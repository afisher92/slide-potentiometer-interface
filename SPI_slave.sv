==> flow/design.v <==
module SPI_slave(clk,rst_n,SS_n,SCLK,MISO,MOSI,rdy);
  input clk,rst_n;		 
  input SS_n;			 
  input SCLK;			 
  input MOSI;			 
  output MISO;			 
  output reg rdy;		 
  typedef enum reg[1:0] {IDLE,SKIP_1st,WAIT_SSn} state_t;
  state_t state,nstate;
  reg [15:0] shft_reg_tx;	 
  reg [15:0] shft_reg_rx;	 
  reg SCLK_ff1,SCLK_ff2;	 
  logic ld_shft_reg, shift_tx, shift_rx, clr_rdy, set_rdy;
  wire SCLK_fall,SCLK_rise;
  always_ff @(posedge clk, negedge rst_n)
    if (!rst_n)
	  begin
	    SCLK_ff1 <= 1'b1;
	    SCLK_ff2 <= 1'b1;
	  end
	else
	  begin
	    SCLK_ff1 <= SCLK;
		SCLK_ff2 <= SCLK_ff1;
	  end  
  assign SCLK_fall = ~SCLK_ff1 & SCLK_ff2;
  assign SCLK_rise = SCLK_ff1 & ~SCLK_ff2;
  always_ff @(posedge clk, negedge rst_n)
    if (!rst_n)
	  rdy <= 1'b0;
	else if (clr_rdy)
	  rdy <= 1'b0;
	else if (set_rdy)
	  rdy <= 1'b1;
  always_ff @(posedge clk, negedge rst_n)
    if (!rst_n)
	  shft_reg_tx <= 16'habcd;
	else if (shift_tx)
	  shft_reg_tx <= {shft_reg_tx[14:0],1'b0};
	else if (set_rdy)				 
	  shft_reg_tx <= shft_reg_rx;
  always_ff @(posedge clk, negedge rst_n)
    if (!rst_n)
	  shft_reg_rx <= 16'h0000;
	else if (shift_rx)
	  shft_reg_rx <= {shft_reg_rx[14:0],MOSI};	
  always @(posedge clk, negedge rst_n)
    if (!rst_n)
	  state <= IDLE;
	else
	  state <= nstate;
  always_comb
    begin
	  ld_shft_reg = 0;
      shift_tx = 0;
	  shift_rx = 0;
      clr_rdy = 0;
	  set_rdy = 0;
      nstate = IDLE;	  
      case (state)
        IDLE : begin
          if (!SS_n) begin
		    clr_rdy = 1;
            nstate = SKIP_1st;
          end
        end
		SKIP_1st : begin		
		  shift_rx = SCLK_rise;
		  if (SCLK_fall)
		    nstate = WAIT_SSn;
		  else
		    nstate = SKIP_1st;
		end
		WAIT_SSn : begin
		  shift_tx = SCLK_fall;
		  shift_rx = SCLK_rise;
		  if (SS_n) begin
		    nstate = IDLE;
			set_rdy = 1;
		  end else
		    nstate = WAIT_SSn;
		end
      endcase
    end
  assign MISO = (SS_n) ? 1'bz : shft_reg_tx[15];
endmodule  
# --- Reports on SPI_slave ---
# What the tools print for SPI_slave, step after step.
# Line numbers count from 1 in the design file above.
# Cell names lack the library's common part.
setup:
  design: "SPI_slave"
  clock: "clk"
  library: "sky130hd"
  pvt_corner: "tt_025C_1v80"

# --- Elaborated design ---
# Yosys after proc, flatten, opt, wreduce and memory -nomap, before mapping. Memory bits, and registers merged into a memory's read port (data or address), are not among the register bits. Print and check cells are not counted.
classes:
  reduce_logical: 4
  mux: 15
  bitwise: 4
  equal: 2
ops:
  columns: ["cell", "n"]
  rows:
  - ["2-to-1 mux 16 bit", 2]
  - ["2-to-1 mux 1 bit", 10]
  - ["case mux 2 bit (select 3 bit)", 1]
  - ["nonzero test 2 bit", 2]
  - ["2-to-1 mux 2 bit", 2]
  - ["AND 1 bit", 2]
  - ["inverter 1 bit", 2]
  - ["== test 2 x 1 -> 1 bit (second input constant)", 1]
  - ["== test 2 bit (second input constant)", 1]
  - ["logical NOT 2 bit", 1]
  - ["OR reduction 2 bit", 1]
bits:
  reg_bits: 37
  output_inout_bits: 2
  wordCells: 31

# --- Depth ---
# Longest topological path by Yosys (ltp), each cell counted once; first at word level (registers and memories cut), then after technology mapping (sequential cells cut; the memories' decode and read muxes count).
logic_depth:
  depth_word: 4
  ABC_AREA: 0
  ltp_mapped: 5
  mapped_depth_nobuf: 3

# --- After synthesis ---
# The flow's flattened synthesis, as Yosys stat reports it; memories are mapped. The netlist is that of the ABC_AREA named above (0 if unset); the other value can give another one.
# The area totals of this step are shown rounded.
by_type:
  columns: ["cell", "n", "area_total_um2"]
  rows:
  - ["dfrtp_1", 25, 625.6]
  - ["dfstp_2", 13, 341.578]
  - ["mux2_2", 16, 180.173]
  - ["mux2i_1", 15, 150.144]
  - ["a2bb2oi_2", 9, 135.13]
  - ["nand2b_1", 10, 62.56]
  - ["a2bb2oi_1", 6, 52.55]
  - ["or2b_1", 5, 37.536]
  - ["buf_6", 3, 33.782]
  - ["inv_1", 6, 22.522]
  - ["a21oi_4", 1, 16.266]
  - ["o21ai_0", 3, 15.014]
  - ["nand2b_4", 1, 13.763]
  - ["o211ai_2", 1, 12.512]
  - ["buf_2", 2, 10.01]
  - ["a22o_1", 1, 8.758]
  - ["buf_4", 1, 7.507]
  - ["nor2_1", 2, 7.507]
# Not listed: further types 3, cells in them 3.
mapped:
  seqArea_um2: 967
  mapped_area_um2: 1750
  cell_count: 123
  ff_cells: 38

# --- Timing after synthesis ---
# Source: OpenSTA report_checks on the synthesized netlist (no wires, ideal clock, input and output delay 20% of the period each), path of least setup slack; recovery checks are left aside. Register names are those of the netlist, which keeps one name where synthesis merged equal registers.
synth_path:
  kind: "register to register"
  start: "register SCLK_ff1"
  end: "register shft_reg_tx[4]"
  path_delay_ps: 1394
  setup_slack_ps: 236
  required_time_ps: 1502
  period_ps: 1630
  stages: 6
  arrival_ps: 1266
  synth_period_reached_ps: 1394
# "path_delay_ps" is the arrival time less input delay plus setup time.
# "stages" counts driving pins, that of a launching flip-flop among them; a cell with two outputs on the path counts twice.
# "synth_period_reached_ps" = period - worst setup slack (recovery checks aside). The figure is calculated, with input and output delays left at 20% of the set period.
# Between the ends stands the longest chain of elaborated cells between them, by number of cells; it is not shown to be the way that was timed. Of several equally long chains one is given.
# Each line given opens the expression or statement behind the cell; cells for indexed reads and writes are added by Yosys, which also makes memories of some case tables.
# A register here has more assigning lines than the two given.
synth_between:
  cell_sequence: "dfstp_2 nand2b_4 buf_6 buf_4 mux2i_1 a2bb2oi_2"
  elab_chain_cells: 4
  cells_between: 5
  cone_lines: 3
synth_lines:
  columns: ["element", "line_no", "text"]
  rows:
  - ["from (decl)", 12, "reg SCLK_ff1,SCLK_ff2;"]
  - ["from (assign)", 18, "SCLK_ff1 <= 1'b1;"]
  - ["from (assign)", 23, "SCLK_ff1 <= SCLK;"]
  - ["inverter 1 bit", 26, "assign SCLK_fall = ~SCLK_ff1 & SCLK_ff2;"]
  - ["AND 1 bit", 26, null]
  - ["2-to-1 mux 1 bit", 60, "case (state)"]
  - ["2-to-1 mux 16 bit", 38, "else if (shift_tx)"]
  - ["to (assign)", 39, "shft_reg_tx <= {shft_reg_tx[14:0],1'b0};"]
  - ["to (assign)", 41, "shft_reg_tx <= shft_reg_rx;"]
  - ["to (decl)", 10, "reg [15:0] shft_reg_tx;"]

# --- Worst path after layout ---
# From the final timing report of entry A: the path of least setup slack in the routed layout; clock arrival at registers is part of the times.
# The report prints the path's times to 10 ps; the period is as set.
layout_path:
  kind: "register to register"
  start: "register SCLK_ff2"
  end: "register shft_reg_rx[10]"
  period_ps: 1550
  arrival_ps: 1510
  required_time_ps: 1710
  stages: 5
  setup_slack_ps: 200
# Between the ends stands the longest chain of elaborated cells between them, by number of cells; it is not shown to be the way that was timed. Of several equally long chains one is given.
layout_between:
  cell_sequence: "dfstp_2 inv_1 o211ai_4 buf_12 mux2_2"
  elab_chain_cells: 3
  cells_between: 3
  cone_lines: 2
layout_lines:
  columns: ["element", "line_no", "text"]
  rows:
  - ["from (decl)", 12, "reg SCLK_ff1,SCLK_ff2;"]
  - ["from (assign)", 19, "SCLK_ff2 <= 1'b1;"]
  - ["from (assign)", 24, "SCLK_ff2 <= SCLK_ff1;"]
  - ["inverter 1 bit", 27, "assign SCLK_rise = SCLK_ff1 & ~SCLK_ff2;"]
  - ["AND 1 bit", 27, null]
  - ["2-to-1 mux 1 bit", 60, "case (state)"]
  - ["to (assign)", 44, "shft_reg_rx <= 16'h0000;"]
  - ["to (assign)", 46, "shft_reg_rx <= {shft_reg_rx[14:0],MOSI};"]
  - ["to (decl)", 11, "reg [15:0] shft_reg_rx;"]

# Flow runs of SPI_slave

Flow measurements of SPI_slave on sky130hd: 2 stored runs with different settings, listed in no order. Input and output delays are each 20% of the period that was set; the output load is 0.01 pF.
"worst_path_time_ps" is the time allowed to the run's worst setup path (the clock period less input and output delay, where it has them) less its slack. Clock arrival times count: a late capture clock shortens it, a late launch clock lengthens it.
"power.total_mw": no workload was simulated; the value follows from the tool's default switching activity.
"worst_path_time_ps" is given in steps of 10 ps.
Results are given in rounded form.

--- entry A ---
==> flow/run.sh <==
#!/bin/bash
# the make line also repeats the synthesis and layout settings of config.mk as NAME=value (left out here)
make -C /OpenROAD-flow-scripts/flow DESIGN_CONFIG=/design/flow/config.mk WORK_HOME=/design/flow/orfs CLKGATE_MAP_FILE= finish
==> flow/config.mk <==
export PLATFORM = sky130hd
export DESIGN_NAME = SPI_slave
export DESIGN_NICKNAME = SPI_slave
export VERILOG_FILES = /design/flow/design.v
export SDC_FILE = /design/flow/constraint.sdc
export NUM_CORES = 4
export LEC_CHECK = 0
export CAP_MARGIN = 20
export CORE_MARGIN = 2
export CORE_UTILIZATION = 40
export SETUP_SLACK_MARGIN = 0.18
export SLEW_MARGIN = 20
==> flow/constraint.sdc <==
create_clock -name core_clock -period 1.55 [get_ports {clk}]
set_input_delay 0.3100 -clock core_clock [delete_from_list [all_inputs] [get_ports {clk}]]
set_output_delay 0.3100 -clock core_clock [all_outputs]
set_load 0.01 [all_outputs]

==> results, as YAML <==
results:
  hold_worst_slack_ps: 396
  synthArea_um2: 1750
  ws_setup_ps: 203
  die_area_um2: 4920
  final_setup_tns_ps: 0
  worst_path_time_ps: 1350
  timing.worst_path_kind: "register to register"
  power.total_mw: 3.16
  fin_util_frac: 0.49
  cell_area_final_um2: 2100

--- entry B ---
==> flow/run.sh <==
#!/bin/bash
# the make line also repeats the synthesis and layout settings of config.mk as NAME=value (left out here)
make -C /OpenROAD-flow-scripts/flow DESIGN_CONFIG=/design/flow/config.mk WORK_HOME=/design/flow/orfs CLKGATE_MAP_FILE= finish
==> flow/config.mk <==
export PLATFORM = sky130hd
export DESIGN_NAME = SPI_slave
export DESIGN_NICKNAME = SPI_slave
export VERILOG_FILES = /design/flow/design.v
export SDC_FILE = /design/flow/constraint.sdc
export NUM_CORES = 4
export LEC_CHECK = 0
export ABC_AREA = 1
export CAP_MARGIN = 0
export CELL_PAD_IN_SITES_DETAIL_PLACEMENT = 1
export CORE_ASPECT_RATIO = 1.16
export CORE_MARGIN = 3
export CORE_UTILIZATION = 67
export CTS_CLUSTER_SIZE = 43
export GPL_ROUTABILITY_DRIVEN = 1
export PLACE_DENSITY_LB_ADDON = 0.14
export SETUP_SLACK_MARGIN = 0.32
export SLEW_MARGIN = 20
export TNS_END_PERCENT = 80
==> flow/constraint.sdc <==
create_clock -name core_clock -period 1.12 [get_ports {clk}]
set_input_delay 0.2240 -clock core_clock [delete_from_list [all_inputs] [get_ports {clk}]]
set_output_delay 0.2240 -clock core_clock [all_outputs]
set_load 0.01 [all_outputs]

==> results, as YAML <==
outcome: "stopped before the end: placement reported DPL-0033"
